==> flow/design.v <==
module BuggyCode (Clk, reset, A, B, C, D, E, F, G, H);  
input Clk, reset;
input [31:0] A, B, C, D;
output [31:0] E, F, G, H;
reg K;  
reg H;
reg G;  
assign F = !A;  
assign E = (C > D) ? A : B;  
always @ (posedge Clk or posedge reset) begin  
	if(reset) 
	begin
		G <= 0;  
	end 
	else begin  
		G <= B - C; 
	end
end
always @ (*) begin  
	K <= A && B;  
	if (B < C) begin
		H <= K; 
	end 
	else begin
	H = 32'd97;  
	end
end
endmodule  
## Step by step through the tools: BuggyCode

The steps from the RTL of BuggyCode to its reports follow in flow order.
Lines are those of the file above, counted from 1.
Library cell names are shortened.
Not given: -

| design | value |
|---|---|
| design top | BuggyCode |
| clock port | Clk |
| library | sky130hd |
| library corner | tt_025C_1v80 |

## Elaborated design

Counts by Yosys on the flattened word-level netlist (proc, flatten, opt, wreduce; memories kept). Register bits leave out memories and registers merged into their read ports (data or address); mux counts leave out enables and synchronous resets folded into registers. Print and check cells are left out. Cells with the same type and inputs are merged into one.

| operators by class | value |
|---|---|
| order comparisons | 2 |
| reduce/logical cells | 2 |
| add/sub/neg operators | 1 |
| muxes and demuxes | 2 |

Operators by type and width:

| cell | number |
|---|---|
| subtractor 32 bit | 1 |
| greater-than comparator 32 bit | 1 |
| less-than comparator 32 bit | 1 |
| logical AND 32 bit | 1 |
| zero test 32 bit | 1 |
| 2-to-1 mux 32 bit | 1 |
| 2-to-1 mux 7 bit | 1 |

| storage and ports | value |
|---|---|
| bits in registers | 32 |
| output and inout bits | 128 |

## Logic depth

Depth = most cells in a row (Yosys ltp): at word level without a register or memory, in the mapped netlist without a sequential cell, where the memories' decode and read muxes count.

| depth | value |
|---|---|
| word-level depth | 2 |
| ABC_AREA | 1 |
| gate-level depth with buffers | 17 |
| depth with buffers taken out | 16 |

## Synthesis result

Source: synth_stat.txt of the flow (Yosys; design flattened, memories mapped). It holds for the ABC_AREA given above (unset counts as 0); a run with the other value may have another netlist.

Cells by type:

| type | number | area in all (um2) |
|---|---|---|
| dfrtp_1 | 32 | 800.768 |
| ha_1 | 64 | 800.768 |
| nand2_1 | 203 | 761.981 |
| buf_4 | 61 | 457.939 |
| inv_1 | 96 | 360.346 |
| nand3_1 | 61 | 305.293 |
| a21oi_1 | 57 | 285.274 |
| nor2_1 | 57 | 213.955 |
| xor2_1 | 17 | 148.893 |
| o21ai_0 | 25 | 125.12 |
| nor4_1 | 17 | 106.352 |
| nand4_1 | 11 | 68.816 |
| o21a_1 | 6 | 45.043 |
| a21o_1 | 5 | 37.536 |
| nor3_1 | 7 | 35.034 |
| buf_6 | 3 | 33.782 |
| xnor2_1 | 3 | 26.275 |
| nand3b_1 | 3 | 22.522 |

Not listed: further types 13, cells in them 18.

| synthesis totals | value |
|---|---|
| buffer cells | 70 |
| flip-flops | 32 |
| cell area after synthesis | 4,783.3 um2 |
| cell count | 746 |

## Path before layout

OpenSTA on the mapped netlist: ideal clock, no wires. The path of least setup slack (recovery checks aside). Input and output delay are each 20% of the period. Register names are those of the netlist, which keeps one name where synthesis merged equal registers.

| timing path after synthesis | value |
|---|---|
| path kind | in2out |
| start point | input port B[0] |
| end point | output port H[6] |
| slack | 0.214 ns |
| required time | 2.480 ns |
| stages | 14 |
| path buffers | 1 |
| delay of the path | 1.646 ns |
| arrival | 2.266 ns |
| external input delay | 0.620 ns |
| launch time at the first pin | 0.620 ns |
| period | 3.1 ns |
| period reached after synthesis | 2.886 ns |

"delay of the path" = arrival - input delay + setup time.
At an output port there is no setup time.
"stages": output pins that drive a net of the path, with the launching flip-flop's if there is one; two outputs of one cell count as two.
"period reached after synthesis" is the clock period less the worst setup slack; recovery checks do not enter. This is arithmetic on one report: input and output delays are still those of the set period (20% each).
Between the ends stands the longest chain of elaborated cells between them, by number of cells; it is not shown to be the way that was timed. Of several equally long chains one is given.
A line is the first line of the expression or statement that the cell stems from. Yosys adds cells for indexed reads and writes and turns some case tables into memories.

| between the ends, after synthesis | value |
|---|---|
| cells stage by stage | inv_1 > ha_1 > fa_1 > nand3b_1 > nand2_1 > nand2_1 > nand2_1 > nand2_1 > nand2_1 > nand2_1 > nand2_1 > nand2_1 > nand2_1 > buf_4 |
| cells in the longest elaborated chain | 2 |
| elaborated cells between the ends (all ways) | 2 |
| source lines of those cells | 1 |
| those cells by class | 1 x compare; 1 x mux |

Ends and longest elaborated chain, after synthesis:

| what | line | text |
|---|---|---|
| start: declaration | 3 | `input [31:0] A, B, C, D;` |
| less-than comparator 32 bit | 21 | `if (B < C) begin` |
| 2-to-1 mux 7 bit | 21 |  |
| end: declaration | 4 | `output [31:0] E, F, G, H;` |

Some nets on the timed path still bear RTL names; the line given drives or declares the net.

Nets with RTL names, path after synthesis:

| signal | line |
|---|---|
| H[5] | 21 |

## Worst path after layout

From the final timing report of run A: the path of least setup slack in the routed layout; clock arrival at registers is part of the times.

| timing path post-layout | value |
|---|---|
| path kind | in2out |
| start point | input port C[11] |
| end point | output port E[7] |
| required time | 5.24 ns |
| launch time at the first pin | 1.31 ns |
| slack | 0.85 ns |
| path buffers | 2 |
| arrival | 4.39 ns |
| stages | 12 |
| external input delay | 1.31 ns |
| period | 6.55 ns |

Between the ends stands the longest chain of elaborated cells between them, by number of cells; it is not shown to be the way that was timed. Of several equally long chains one is given.

| between the ends, post-layout | value |
|---|---|
| cells stage by stage | clkdlybuf4s50_1 > ha_1 > nand4_1 > nor3_1 > nand2_1 > nand2_1 > nand2_1 > nand2_2 > nand2_2 > nand2_1 > nand2_1 > clkdlybuf4s50_1 |
| cells in the longest elaborated chain | 2 |
| elaborated cells between the ends (all ways) | 2 |
| source lines of those cells | 1 |
| those cells by class | 1 x compare; 1 x mux |

Ends and longest elaborated chain, post-layout:

| what | line | text |
|---|---|---|
| start: declaration | 3 | `input [31:0] A, B, C, D;` |
| greater-than comparator 32 bit | 9 | `assign E = (C > D) ? A : B;` |
| 2-to-1 mux 32 bit | 9 |  |
| end: declaration | 4 | `output [31:0] E, F, G, H;` |

Lab notebook: BuggyCode

Stored flow runs of BuggyCode (2 of them; Yosys, OpenROAD, sky130hd). They differ in their settings and are not a sequence. Constraints: input delay and output delay 20% of the set period each, output load 0.01 pF.
"clock period reached" = clock period - worst setup slack. The figure is calculated, with input and output delays left at 20% of the set period.
"time of the worst setup path" means the part of the period allowed to the worst setup path (the constraints hold back 20% at inputs and 20% at outputs) less its slack; where the path has registers, the arrival times of their clocks count too.
By "total power of the final layout" is meant OpenSTA's value without simulated activity: inputs other than the clock are taken to toggle once in ten clock periods, and the tool carries that through the logic.
A setting shown as -- is not set for that run.

| item | run A | run B |
|---|---|---|
| period_ns | 6.55 | 2.23 |
| CORE_UTILIZATION | 20 | 42 |
| PLACE_DENSITY_LB_ADDON | 0.29 | 0.15 |
| CELL_PAD_IN_SITES_DETAIL_PLACEMENT | 2 | -- |
| TNS_END_PERCENT | 35 | 30 |
| ABC_AREA | 1 | -- |
| CAP_MARGIN | 0 | 20 |
| SLEW_MARGIN | 25 | 20 |
| MAX_ROUTING_LAYER | met4 | -- |
| CORE_MARGIN | 2 | 9 |
| SETUP_SLACK_MARGIN | -- | 0.58 |
| HOLD_SLACK_MARGIN | -- | 0.07 |
| CORE_ASPECT_RATIO | -- | 1.45 |
| GPL_ROUTABILITY_DRIVEN | -- | 0 |
| CTS_CLUSTER_DIAMETER | -- | 75 |
| synthesized cell area (um2) | 4,783.3 | 4,713.3 |
| die size (um2) | 25,169.8 | 15,425.7 |
| standard-cell area after layout (um2) | 7,014.2 | 9,566.7 |
| post-route utilization | 0.299 | 0.875 |
| worst setup slack after layout (ns) | 0.850 | -1.195 |
| total negative slack (ns) | 0.000 | -42.925 |
| total power of the final layout (mW) | 1.083 | 4.315 |
| clock period reached (ns) | 5.700 | 3.425 |
| time of the worst setup path (ns) | 3.08 | 2.53 |
| critical path type | in2out | in2out |
